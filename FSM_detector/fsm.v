==> flow/design.v <==
module fsm(d1,d2,clk,dirout,rst,counterout);
input d1,d2,clk;
input rst;
output [2:0] dirout;
output [2:0] counterout;
reg [2:0] regin;
reg [2:0] regout;
parameter s0=3'b0, s1=3'b1,s2=3'b010,s3=2'b011,s4=3'b100,s5=3'b101,s6=3'b110,s7=3'b111;
always@(regin)
begin
   case(regin[2:0]) 
     s1: regout[2:0] =s1;
     s2: regout[2:0] =s2;
     s3: regout[2:0] =s3;
     s5: regout[2:0] =s5;
     s6: regout[2:0] =s6;
     s7: regout[2:0] =s7;  
     s0: regout[2:0] =s0;
      default  :regout[2:0] =s4;
     endcase 
end
always@(posedge clk or negedge rst)
begin
  if (rst==1'b0)   
    regin[2:0]<=s4;  
  else if (regout[2:0] == s4)
    regin[2:0]<=s0;
  else 
    case (regout)
      s0:
         if(d1==1'b0 & d2==1'b0)
           regin[2:0]<=s0;
         else if (d1==1'b1 & d2==1'b0)
           regin[2:0]<=s1;
         else  
           regin[2:0]<=s5;
      s1:
         if(d1==1'b0 & d2==1'b0)
           regin[2:0]<=s0;
         else if(d1==1'b1 & d2==1'b0)
           regin[2:0]<=s1;     
         else 
           regin[2:0]<=s2;  
      s2:
         if(d1==1'b0 & d2==1'b1)
           regin[2:0]<=s3;
         else if(d1==1'b1 & d2==1'b0)
           regin[2:0]<=s1;     
         else 
           regin[2:0]<=s2;   
      s3:
         if(d1==1'b0 & d2==1'b1)
           regin[2:0]<=s3;
         else if(d1==1'b1 & d2==1'b1)
           regin[2:0]<=s2;     
         else 
           regin[2:0]<=s4;   
      s4:
           regin[2:0]<=s0;
      s5:
          if(d1==1'b0 & d2==1'b0)
           regin[2:0]<=s0;
         else  
           regin[2:0]<=s6;  
      s6: 
         if(d1==1'b1 & d2==1'b0)
           regin[2:0]<=s7;
         else  
           regin[2:0]<=s5;  
       s7:
         if(d1==1'b0 & d2==1'b0)
           regin[2:0]<=s0;
         else  
           regin[2:0]<=s6;              
        default regin[2:0]<=s4;     
       endcase           
end  
assign dirout[2:0]= regout[2:0] ;
reg cntrl;
always @ (posedge clk or negedge rst)
     if (rst==1'b0)
       cntrl=1'b0;
     else if (regout == s3 & d1==1'b0 & d2==1'b0)   
       cntrl=1'b1;
     else
       cntrl=1'b0;
reg [2:0] count ;
always @ (posedge clk or negedge rst)
	begin
		if (rst==1'b0)
			count[2:0] <= 3'b0;
		else if (cntrl == 1'b1)
			count[2:0] <= count[2:0]+ 3'b1;
	    else 
	     	count[2:0] <= count[2:0] ;
	end
assign counterout[2:0]=count[2:0] ;
endmodule 
# Step by step through the tools: fsm
# Tool output for the design above, in the order of the flow.
# Line numbers count from 1 in the design file above.
# Library cell names are shortened.
# Not given: --
# design
design,fsm
clk_port,clk
cell_library,sky130hd
lib_corner,tt_025C_1v80

# After elaboration
# Counts by Yosys on the flattened word-level netlist (proc, flatten, opt, wreduce; memories kept). Register bits leave out memories and registers merged into their read ports (data or address); mux counts leave out enables and synchronous resets folded into registers. Print and check cells are left out.
# bits
regBits,7
input_bits,4
out_inout_bits,6
wordCells,42
# op_classes
addsub,1
equal,14
mux,13
n_logic,8
n_reduce_logical,3
# op_table
operator,count
== test 3 bit (second input constant),7
case mux 3 bit (select 7 bit),1
two-way mux 3 bit,7
case mux 3 bit (select 6 bit),1
== test 3 x 2 -> 1 bit (second input constant),5
bitwise AND 1 bit,6
== test 3 x 1 -> 1 bit (second input constant),2
logical NOT 3 bit,2
two-way mux 2 bit,3
adder 3 x 1 -> 3 bit (second input constant),1
inverter 1 bit,2
OR reduction 2 bit,1
two-way mux 1 bit,1

# Logic depth
# Depth = most cells in a row (Yosys ltp): at word level without a register or memory, in the mapped netlist without a sequential cell, where the memories' decode and read muxes count.
# logic_depth
depth_word,6
abc_area,1
mapped_depth,5
ltp_nobuf,5

# Mapped cells and area
# Source: synth_stat.txt of the flow (Yosys; design flattened, memories mapped). It holds for the ABC_AREA given above (unset counts as 0); a run with the other value may have another netlist.
# mapped
mapped_cells,56
synth_area_um2,586.8
ff_cells,12
# types
cell_type,count,area_total_um2
dfrtp_1,11,275.264
ha_1,7,87.584
inv_1,8,30.029
nand2_1,8,30.029
nor2_1,8,30.029
dfstp_2,1,26.275
nand3_2,2,20.019
xor2_1,2,17.517
mux2_1,1,11.261
nor2_4,1,11.261
a21boi_1,1,7.507
a21o_1,1,7.507
nor3b_1,1,7.507
o211ai_1,1,7.507
nand2_2,1,6.256
nor2_2,1,6.256
a21oi_1,1,5.005

# Path before layout
# OpenSTA on the mapped netlist: ideal clock, no wires. The path of least setup slack (recovery checks aside). Input and output delay are each 20% of the period. Register names are those of the netlist, which keeps one name where synthesis merged equal registers.
# synth_path
path_kind,reg-to-reg
start,reg count[0]
end,reg count[1]
period_ns,1.24
t_first_pin_ns,0.000
arrival_time_ns,0.982
slack_ns,0.130
path_delay_ns,1.110
stages,3
n_path_buf,0
synth_period_reached_ns,1.11
# "path_delay_ns" = arrival - input delay + setup time.
# "stages": output pins that drive a net of the path, with the launching flip-flop's if there is one; two outputs of one cell count as two.
# "synth_period_reached_ns" is the clock period less the worst setup slack; recovery checks do not enter. This is arithmetic on one report: input and output delays are still those of the set period (20% each).
# Between the ends stands the longest chain of elaborated cells between them, by number of cells; it is not shown to be the way that was timed. Of several equally long chains one is given.
# Each line given opens the expression or statement behind the cell; cells for indexed reads and writes are added by Yosys, which also makes memories of some case tables.
# A register here has more assigning lines than the two given.
# synth_via
path_cell_list,dfrtp_1 ha_1 mux2_1
elab_chain_cells,1
# synth_rtl
element,line,text
"start, declared",87,reg [2:0] count ;
"start, assigned",93,count[2:0] <= count[2:0]+ 3'b1;
"start, assigned",95,count[2:0] <= count[2:0] ;
adder 3 x 1 -> 3 bit,93,
"end, assigned",93,
"end, assigned",95,
"end, declared",87,

# Timing after layout
# From the final timing report of stored run 2: the path of least setup slack in the routed layout; clock arrival at registers is part of the times.
# layout_path
path_kind,reg-to-output
start,reg regin
end,out dirout[0]
period_ns,1.06
out_delay_ns,0.21
t_first_pin_ns,0.27
arrival_time_ns,1.10
slack_ns,-0.25
stages,5
n_path_buf,2
# Where an end lacks its bit number, it is one bit of the signal, or one of the new flip-flops if synthesis recoded a state register.
# Between the ends stands the longest chain of elaborated cells between them, by number of cells; it is not shown to be the way that was timed. Of several equally long chains one is given.
# A register here has more assigning lines than the two given.
# layout_via
path_cell_list,dfrtp_1 buf_6 nor2_4 nand2_2 buf_6
elab_chain_cells,2
# layout_rtl
element,line,text
"start, declared",6,reg [2:0] regin;
"start, assigned",25,regin[2:0]<=s4;
"start, assigned",27,regin[2:0]<=s0;
logical NOT 3 bit,11,case(regin[2:0])
case mux 3 bit (select 7 bit),11,
"end, declared",4,output [2:0] dirout;

# Module fsm, platform sky130hd: 2 stored runs of the flow (Yosys, OpenROAD) with differing settings, in no particular order. Input and output delays are each 20% of the period that was set; the output load is 0.01 pF.
# "achieved_period_ns" means the clock period less the worst setup slack. The figure is calculated, with input and output delays left at 20% of the set period.
# "worst_path_ns" means the part of the period allowed to the worst setup path (the constraints hold back 20% at inputs and 20% at outputs) less its slack; where the path has registers, the arrival times of their clocks count too.
# By "fin_power_w" is meant OpenSTA's value without simulated activity: inputs other than the clock are taken to toggle once in ten clock periods, and the tool carries that through the logic.
# Settings: -- = not set for that run.
# Results: -- = not shown.
item,stored run 1,stored run 2
period_ns,1.44,1.06
CORE_UTILIZATION,39,44
SETUP_SLACK_MARGIN,0.25,--
PLACE_DENSITY_LB_ADDON,0.29,0.23
CORE_ASPECT_RATIO,0.59,--
CTS_CLUSTER_SIZE,61,64
CAP_MARGIN,25,30
SLEW_MARGIN,15,20
CORE_MARGIN,2,2
ABC_AREA,--,1
GPL_ROUTABILITY_DRIVEN,--,0
CTS_CLUSTER_DIAMETER,--,209
MIN_ROUTING_LAYER,--,met1
layout_utilization_pct,--,72.1
setup_ws_ns,--,-0.249
tns_setup_ns,--,-0.833
fin_power_w,--,0.00159
achieved_period_ns,--,1.309
die_footprint_um2,--,1641.9
worst_path_ns,--,1.10
critical_path_type,--,reg-to-output
yosys.chip_area_um2,--,586.8
# Stored run 1: no results, floorplanning failed with PDN-0185
