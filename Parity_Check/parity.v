==> flow/design.v <==
module parity(Send,Clk,PDin,SDout,PDout,par_error);
input Send,Clk;
input [7:0] PDin;
output SDout;
output [7:0] PDout;
wire SCout;
assign SCout=Clk;
wire SDin;
reg parity;
output  par_error;
reg [7:0] regout;
always@(posedge SCout)
      begin
      if(counter[2:0] ==3'b1 )
        regout[7:0]<= PDin[7:0];
       else
          begin  
            regout[7:1]<= regout[6:0];
          if(counter[2:0] ==3'b010 )
            regout[0]<=parity;
          else 
            regout[0]<=1'b0;
        end           
       end
always@(posedge SCout)
   parity=PDin[7]^PDin[6]^PDin[5]^PDin[4]^PDin[3]^PDin[2]^PDin[1]^PDin[0];
assign SDout =regout[7];
assign SDin=SDout;
reg [8:0] regSout;
always@(posedge Clk)
        begin 
            regSout[8:1]<= regSout[7:0];
            regSout[0]<=SDin;
         end
assign PDout[6:0] = regSout[7:1];
assign PDout[7] =1'b0;   
 assign par_error=(PDout[7]^PDout[6]^PDout[5]^PDout[4]^PDout[3]^PDout[2]^PDout[1]^PDout[0]==regSout[8])?1'b0:1'b1;
reg [2:0] counter;
always@(posedge Clk)
begin
   if(Send==0 & counter[2:0]==3'b0)
     counter[2:0]<=3'b0;
   else 
     counter[2:0]<=counter[2:0]+3'b1;
end
endmodule 
---- Step by step through the tools: parity ----
The steps from the RTL of parity to its reports follow in flow order.
Line numbers count from 1 in the design file above.
Operators carry their Yosys type and port widths (W data, S select, Z words).
Cell names lack the library's common part.
The mark -- stands for no value.
design
  top ..................................... parity
  clock port .............................. Clk
  cell library ............................ sky130hd
  library corner .......................... tt_025C_1v80

---- Word level ----
Yosys after proc, flatten, opt, wreduce and memory -nomap, before mapping. Enables and synchronous resets that opt folds into registers are not counted as muxes. Memory bits, and registers merged into a memory's read port (data or address), are not among the register bits. Print and check cells are not counted. Equal cells are merged and count once.
word-level totals
  bits in registers ....................... 21
  output and inout port bits .............. 10
  elaborated cells ........................ 28
  input port bits ......................... 10
cells by class
  add/sub/neg operators ................... 1
  equal/unequal tests ..................... 3
  reductions and logical operators ........ 1
  bitwise operators ....................... 15
  mux-type cells .......................... 4
operator list
  cell                   count
  $xor A1 B1 Y1          13
  $mux W7                1
  $add A3 B1 Y3 const B  1
  $eq A3 B1 Y1 const B   1
  $eq A3 B2 Y1 const B   1
  $logic_not A3 Y1       1
  $mux W1                3
  $eq A1 B1 Y1           1
  $and A1 B1 Y1          1
  $not A1 Y1             1

---- Longest topological paths ----
Longest topological path by Yosys (ltp), each cell counted once; first at word level (registers and memories cut), then after technology mapping (sequential cells cut; the memories' decode and read muxes count).
logic depth
  depth in word-level cells ............... 7
  ABC_AREA ................................ 0
  gate-level depth with buffers ........... 5
  mapped depth without buffers ............ 5

---- Synthesis result ----
Yosys stat after the flow's synthesis: flattened, memories mapped to cells. It holds for the ABC_AREA given above (unset counts as 0); a run with the other value may have another netlist.
mapped netlist
  flip-flops .............................. 21
  chip area (Yosys) ....................... 837.1 um2
  cells in the netlist .................... 69
  sequential part of the area ............. 420.4 um2
  buffer cells ............................ 9
cells by type
  cell      count  area in all (um2)
  dfxtp_1   21     420.403
  mux2_4    7      105.101
  xnor2_1   12     105.101
  buf_4     8      60.058
  ha_1      4      50.048
  xor2_1    2      17.517
  nor2b_1   2      12.512
  buf_6     1      11.261
  inv_1     3      11.261
  nand3b_1  1      7.507
  nor2_1    2      7.507
  nand2b_1  1      6.256
  a21oi_1   1      5.005
  nand3_1   1      5.005
  o21ai_0   1      5.005
  conb_1    1      3.754
  nand2_1   1      3.754

---- Worst setup path after synthesis ----
Source: OpenSTA report_checks on the synthesized netlist (no wires, ideal clock, input and output delay 20% of the period each), path of least setup slack; recovery checks are left aside. Register names are those of the netlist, which keeps one name where synthesis merged equal registers.
timing after synthesis
  path type ............................... register to register
  start ................................... register counter[1]
  end ..................................... register regout[1]
  setup time .............................. 0.121 ns
  path delay .............................. 1.238 ns
  setup slack ............................. 0.162 ns
  driving pins on the path ................ 6
  arrival time ............................ 1.117 ns
  path buffers ............................ 1
  launch time at the first pin ............ 0.000 ns
  period .................................. 1.4 ns
  data required time ...................... 1.279 ns
  synthesis period reached ................ 1.238 ns
"path delay" is the arrival time less input delay plus setup time.
"driving pins on the path": output pins that drive a net of the path, with the launching flip-flop's if there is one; two outputs of one cell count as two.
"synthesis period reached" is the clock period less the worst setup slack; recovery checks do not enter. This is arithmetic on one report: input and output delays are still those of the set period (20% each).
The rows between start and end are the longest chain of elaborated cells between them; the timing report does not say that the signal goes this way. Where chains are equally long, one stands for them.
Each line given opens the expression or statement behind the cell; cells for indexed reads and writes are added by Yosys, which also makes memories of some case tables.
on the way, after synthesis
  cells stage by stage .................... dfxtp_1 inv_1 ha_1 nor2b_1 buf_6 mux2_4
  cells in the longest elaborated chain ... 2
  elaborated cells on any way between the ends .. 2
  source lines of those cells ............. 1
  classes of those cells .................. eq/ne (1); mux (1)
RTL lines, path after synthesis
  item                RTL line  RTL
  start: declaration  38        reg [2:0] counter;
  start: assignment   42        counter[2:0]<=3'b0;
  start: assignment   44        counter[2:0]<=counter[2:0]+3'b1;
  $eq A3 B1 Y1        14        if(counter[2:0] ==3'b1 )
  $mux W7             14
  end: assignment     15        regout[7:0]<= PDin[7:0];
  end: assignment     18        regout[7:1]<= regout[6:0];
  end: declaration    11        reg [7:0] regout;

---- Path in the finished layout ----
Path of least setup slack in the final report of stored run 1 (OpenROAD, finished layout, wires in). Where an end is a register, its clock arrival counts in the times.
timing post-layout
  path type ............................... register to output
  start ................................... register regSout[1]
  end ..................................... output port par_error
  setup slack ............................. -0.65 ns
  output delay ............................ 0.15 ns
  period .................................. 0.771 ns
  data required time ...................... 0.62 ns
  launch time at the first pin ............ 0.30 ns
  driving pins on the path ................ 5
  arrival time ............................ 1.27 ns
  path buffers ............................ 1
The rows between start and end are the longest chain of elaborated cells between them; the timing report does not say that the signal goes this way. Where chains are equally long, one stands for them.
on the way, post-layout
  cells stage by stage .................... dfxtp_2 xor2_1 xnor2_1 xnor2_1 buf_2
  cells in the longest elaborated chain ... 3
  elaborated cells on any way between the ends .. 3
  source lines of those cells ............. 1
  classes of those cells .................. eq/ne (1); mux (1); logic (1)
RTL lines, path post-layout
  item                RTL line  RTL
  start: declaration  29        reg [8:0] regSout;
  start: assignment   32        regSout[8:1]<= regSout[7:0];
  $eq A1 B1 Y1        37        assign par_error=(PDout[7]^PDout[6]^PDout[5]^PDout[4]^PDout[3]^PDout[2]^PDout[1]^PDout[0]==regSout[8])?1'b0:1' ...
  $xor A1 B1 Y1       37
  $mux W1             37
  end: declaration    10        output  par_error;

Design parity on sky130hd. What follows are 2 stored runs of the flow, each under its own settings; their order means nothing. The constraints put input and output delay at 20% of the set period each and load the outputs with 0.01 pF.
By "achieved clock period (ns)" is meant the clock period of the run minus its worst setup slack. This is arithmetic on one report: input and output delays are still those of the set period (20% each).
"worst setup path time (ns)" means the part of the period allowed to the worst setup path (the constraints hold back 20% at inputs and 20% at outputs) less its slack; where the path has registers, the arrival times of their clocks count too.
"finish__power__total" is the tool's figure for a default switching activity; nothing was simulated.

Flow files of stored run 1
==> flow/run.sh <==
#!/bin/bash
# the make line also repeats the synthesis and layout settings of config.mk as NAME=value (left out here)
make -C /OpenROAD-flow-scripts/flow DESIGN_CONFIG=/design/flow/config.mk WORK_HOME=/design/flow/orfs CLKGATE_MAP_FILE= finish
==> flow/config.mk <==
export PLATFORM = sky130hd
export DESIGN_NAME = parity
export DESIGN_NICKNAME = parity
export VERILOG_FILES = /design/flow/design.v
export SDC_FILE = /design/flow/constraint.sdc
export NUM_CORES = 4
export LEC_CHECK = 0
export CAP_MARGIN = 20
export CELL_PAD_IN_SITES_GLOBAL_PLACEMENT = 3
export CORE_MARGIN = 2
export CORE_UTILIZATION = 24
export CTS_CLUSTER_DIAMETER = 117
export CTS_CLUSTER_SIZE = 10
export MIN_ROUTING_LAYER = met1
export PLACE_DENSITY_LB_ADDON = 0.28
export SETUP_SLACK_MARGIN = -0.06
export SLEW_MARGIN = 25
export TNS_END_PERCENT = 35
==> flow/constraint.sdc <==
create_clock -name core_clock -period 0.771 [get_ports {Clk}]
set_input_delay 0.1542 -clock core_clock [delete_from_list [all_inputs] [get_ports {Clk}]]
set_output_delay 0.1542 -clock core_clock [all_outputs]
set_load 0.01 [all_outputs]

report of stored run 1
yosys chip area after synthesis (um^2): 837.1
finish__design__die__area: 3975.9
finish__design__instance__area__stdcell: 1247.5
finish__design__instance__utilization: 0.3738
finish__timing__setup__ws: -0.650
finish__timing__setup__tns: -6.790
finish__timing__hold__ws: 0.335
finish__power__total: 5.927e-03
achieved clock period (ns): 1.421
worst setup path time (ns): 1.27
worst setup path kind: register to output

Flow files of stored run 2
==> flow/run.sh <==
#!/bin/bash
# the make line also repeats the synthesis and layout settings of config.mk as NAME=value (left out here)
make -C /OpenROAD-flow-scripts/flow DESIGN_CONFIG=/design/flow/config.mk WORK_HOME=/design/flow/orfs CLKGATE_MAP_FILE= finish
==> flow/config.mk <==
export PLATFORM = sky130hd
export DESIGN_NAME = parity
export DESIGN_NICKNAME = parity
export VERILOG_FILES = /design/flow/design.v
export SDC_FILE = /design/flow/constraint.sdc
export NUM_CORES = 4
export LEC_CHECK = 0
export CAP_MARGIN = 20
export CORE_MARGIN = 2
export CORE_UTILIZATION = 43
export SLEW_MARGIN = 20
==> flow/constraint.sdc <==
create_clock -name core_clock -period 1.35 [get_ports {Clk}]
set_input_delay 0.2700 -clock core_clock [delete_from_list [all_inputs] [get_ports {Clk}]]
set_output_delay 0.2700 -clock core_clock [all_outputs]
set_load 0.01 [all_outputs]

report of stored run 2
yosys chip area after synthesis (um^2): 837.1
finish__design__die__area: 2315.5
finish__design__instance__area__stdcell: 1091.0
finish__design__instance__utilization: 0.6119
finish__timing__setup__ws: -0.176
finish__timing__setup__tns: -0.176
finish__timing__hold__ws: 0.337
finish__power__total: 2.946e-03
achieved clock period (ns): 1.526
worst setup path time (ns): 1.26
worst setup path kind: register to output
