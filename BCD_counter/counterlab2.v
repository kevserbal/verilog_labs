==> flow/design.v <==
module BCDcounter(reset,clk,countEn,nextEn,cout);
input reset,clk,countEn;
output nextEn;
output reg [3:0] cout;
always@( posedge clk or negedge reset)
begin 
    if(reset==1'b0)
    cout[3:0]=4'b0;
    else
     if(countEn==1'b1)
		if (cout[3:0]==4'b1001)
		  cout[3:0]=4'b0;
		else
		  cout[3:0]=cout[3:0]+4'b1;
     else 
      cout[3:0]=cout[3:0];
end
assign nextEn=(cout[3:0]==4'b1001)? 1'b1:1'b0;
endmodule 
module counterlab2(nReset,clock,enable,co1,co10,co100);
input nReset,clock,enable;
output [3:0] co1;
output [3:0] co10;
output [3:0] co100;
wire wire1,wire2,wire3;
BCDcounter  counter1(.reset(nReset),.clk(clock),.countEn(enable),.nextEn(wire1),.cout(co1));
BCDcounter  counter2(.reset(nReset),.clk(clock),.countEn(wire1&enable),.nextEn(wire2),.cout(co10));
BCDcounter  counter3(.reset(nReset),.clk(clock),.countEn(wire2&wire1&enable),.nextEn(wire3),.cout(co100));
endmodule
-- Reports on counterlab2
The steps from the RTL of counterlab2 to its reports follow in flow order.
Line numbers count from 1 in the design file above.
Operators carry their Yosys type and port widths (W data, S select, Z words).
Cell names lack the library's common part.
The mark -- stands for no value.
- top: counterlab2
- clock input: clock
- standard-cell library: sky130hd
- timing corner: tt_025C_1v80

-- Elaborated design
Source: Yosys, flattened and elaborated, memories not mapped. Widths are those after wreduce; folded enables and synchronous resets count as part of the registers. Registers that Yosys merges into a memory's read port (data or address) are not register bits. Print and check cells do not count. Equal cells are merged and count once.
- add/sub/neg operators: 3
- $mul: 0
- noted div/mod/pow operators: 0
- magnitude comparators at 0
- noted eq/ne operators: 3
- shift-type cells at 0
- noted mux-type cells: 5
- noted bitwise gates (word level): 3
- reduce/logical cells: 0
- operators by type and width (cell ; count):
    $add A4 B1 Y4 const B ; 3
    $eq A4 B4 Y1 const B ; 3
    $mux W4 ; 3
    $and A1 B1 Y1 ; 3
    $mux W1 ; 2
- bits in registers: 12
- noted latch bits: 0
- noted bits in writable memories: 0
- memory bits (read-only) at 0
- word width x clocked read ports at 0
- memory cells: 0
- noted input bits: 3
- output and inout bits: 12
- noted cells after elaboration: 17

-- Longest topological paths
Longest topological path by Yosys (ltp), each cell counted once; first at word level (registers and memories cut), then after technology mapping (sequential cells cut; the memories' decode and read muxes count).
- depth after elaboration at 4
- ABC_AREA at 0
- noted mapped depth: 4
- depth with buffers taken out: 3

-- Synthesis result
Source: synth_stat.txt of the flow (Yosys; design flattened, memories mapped). It holds for the ABC_AREA given above (unset counts as 0); a run with the other value may have another netlist.
The area totals of this step are shown rounded.
- cell types (cell type ; count ; total area (um2)):
    dfrtp_1 ; 12 ; 300.288
    nor2b_1 ; 5 ; 31.28
    xnor2_1 ; 3 ; 26.275
    xor2_1 ; 3 ; 26.275
    nand3_1 ; 5 ; 25.024
    nor4_4 ; 1 ; 21.27
    nand2_1 ; 5 ; 18.768
    and3b_1 ; 2 ; 17.517
    a21o_1 ; 2 ; 15.014
    mux2_1 ; 1 ; 11.261
    and4b_1 ; 1 ; 10.01
    nor3_1 ; 2 ; 10.01
    nor4bb_1 ; 1 ; 10.01
    o21ai_0 ; 2 ; 10.01
    o41ai_1 ; 1 ; 8.758
    or3b_1 ; 1 ; 8.758
    or3b_2 ; 1 ; 8.758
    nand3b_1 ; 1 ; 7.507
Other cell types: 10; their cells: 11.
- cells in the netlist: 60
- cell area after synthesis: 629 um2
- noted sequential area: 300 um2
- flip-flops: 12
- noted buffers: 1
The figures by module come from a second, unflattened synthesis with its own total; it is not the netlist above.
- noted cell total of the unflattened synthesis: 53
- noted area total of the unflattened synthesis: 587 um2
Each row is one instance without its submodules.
- modules (module ; times used ; cells ; area (um2) ; sequential area (um2)):
    BCDcounter ; 3 ; 17 ; 191 ; 100
    counterlab2 ; 1 ; 2 ; 12.5 ; 0.0

-- Path before layout
Source: OpenSTA report_checks on the synthesized netlist (no wires, ideal clock, input and output delay 20% of the period each), path of least setup slack; recovery checks are left aside. Register names are those of the netlist, which keeps one name where synthesis merged equal registers.
- kind: register to register
- start point: reg counter1.cout[1]
- end point: reg counter3.cout[3]
- period: 1.73 ns
- setup time at 0.135 ns
- noted launch time at the first pin: 0.000 ns
- noted data arrival time: 1.397 ns
- required time: 1.595 ns
- setup slack: 0.198 ns
- path delay at 1.532 ns
- stages on the path: 5
- noted buffers on the path: 1
- synthesis period reached at 1.532 ns
"path delay" is the arrival time less input delay plus setup time.
"stages on the path": output pins that drive a net of the path, with the launching flip-flop's if there is one; two outputs of one cell count as two.
"synthesis period reached" is the clock period less the worst setup slack; recovery checks do not enter. This is arithmetic on one report: input and output delays are still those of the set period (20% each).
Between the ends stands the longest chain of elaborated cells between them, by number of cells; it is not shown to be the way that was timed. Of several equally long chains one is given.
Each line given opens the expression or statement behind the cell; cells for indexed reads and writes are added by Yosys, which also makes memories of some case tables.
A register here has more assigning lines than the two given.
- cell sequence: dfrtp_1 > or3b_1 > buf_2 > o41ai_1 > nand3_1
- cells in the longest elaborated chain: 4
- elaborated cells on any way between the ends at 4
- those cells by class: eq/ne (1); mux (1); logic (2)
- RTL lines, path after synthesis (what ; line ; source):
    from (decl) ; 4 ; output reg [3:0] cout;
    from (assign) ; 14 ; cout[3:0]=cout[3:0]+4'b1;
    from (assign) ; 16 ; cout[3:0]=cout[3:0];
    $eq A4 B4 Y1 ; 18 ; assign nextEn=(cout[3:0]==4'b1001)? 1'b1:1'b0;
    $mux W1 ; 18 ;
    $and A1 B1 Y1 (2 in a row) ; 28 ; BCDcounter  counter3(.reset(nReset),.clk(clock),.countEn(wire2&wire1&enable),.nextEn(wire3),.cout(co100));
    to (assign) ; 14 ;
    to (assign) ; 16 ;
    to (decl) ; 4 ;

-- Timing after layout
Path of least setup slack in the final report of flow run A (OpenROAD, finished layout, wires in). Where an end is a register, its clock arrival counts in the times.
- kind: register to output
- start point: reg counter2.cout[1]
- end point: out co10[1]
- period: 2.01 ns
- external output delay at 0.40 ns
- noted launch time at the first pin: 0.27 ns
- noted data arrival time: 1.35 ns
- required time: 1.61 ns
- setup slack: 0.26 ns
- stages on the path: 2
- noted buffers on the path: 1
A register here has more assigning lines than the two given.
- cell sequence: dfrtp_1 > clkdlybuf4s50_1
- cells in the longest elaborated chain: 0
- elaborated cells on any way between the ends at 0
- RTL lines with such cells at 0
- RTL lines, path after layout (what ; line ; source):
    from (decl) ; 4 ; output reg [3:0] cout;
    from (assign) ; 14 ; cout[3:0]=cout[3:0]+4'b1;
    from (assign) ; 16 ; cout[3:0]=cout[3:0];
    to (decl) ; 23 ; output [3:0] co10;

Add stored flow runs of counterlab2

2 stored runs of counterlab2 in the flow (synthesis by Yosys, layout by OpenROAD, sky130hd cells), in arbitrary order. Constraints: input delay and output delay 20% of the set period each, output load 0.01 pF.
By "time used up by the worst setup path" is meant the share of the clock period that the worst setup path is allowed (20% is reserved at inputs, 20% at outputs), minus its slack. Clock arrival times at its registers enter into it.
"total power after layout" is the tool's figure for a default switching activity; nothing was simulated.
Values from the reports are rounded here.

Flow run A
Settings were period_ns = 2.01; CORE_UTILIZATION = 22; SETUP_SLACK_MARGIN = -0.11; PLACE_DENSITY_LB_ADDON = 0.27; CELL_PAD_IN_SITES_GLOBAL_PLACEMENT = 2; CELL_PAD_IN_SITES_DETAIL_PLACEMENT = 1; CAP_MARGIN = 5; SLEW_MARGIN = 30; MAX_ROUTING_LAYER = met4; CORE_MARGIN = 2
- standard-cell area after routing at 847 um2
- noted the setup slack of the worst path: 0.258 ns
- synthesized cell area at 629 um2
- noted the time used up by the worst setup path: 1.35 ns
- type of the worst setup path: register to output
- total power after layout: 1190 uW
- die footprint at 3300 um2

Flow run B
Settings were period_ns = 1.23; CORE_UTILIZATION = 24; SETUP_SLACK_MARGIN = -0.11; PLACE_DENSITY_LB_ADDON = 0.18; TNS_END_PERCENT = 25; GPL_TIMING_DRIVEN = 1; GPL_ROUTABILITY_DRIVEN = 0; CAP_MARGIN = 5; CORE_MARGIN = 2; SLEW_MARGIN = 20
- standard-cell area after routing at 988 um2
- noted the setup slack of the worst path: -0.157 ns
- synthesized cell area at 629 um2
- noted the time used up by the worst setup path: 1.39 ns
- type of the worst setup path: register to register
- total power after layout: 2210 uW
- die footprint at 3050 um2
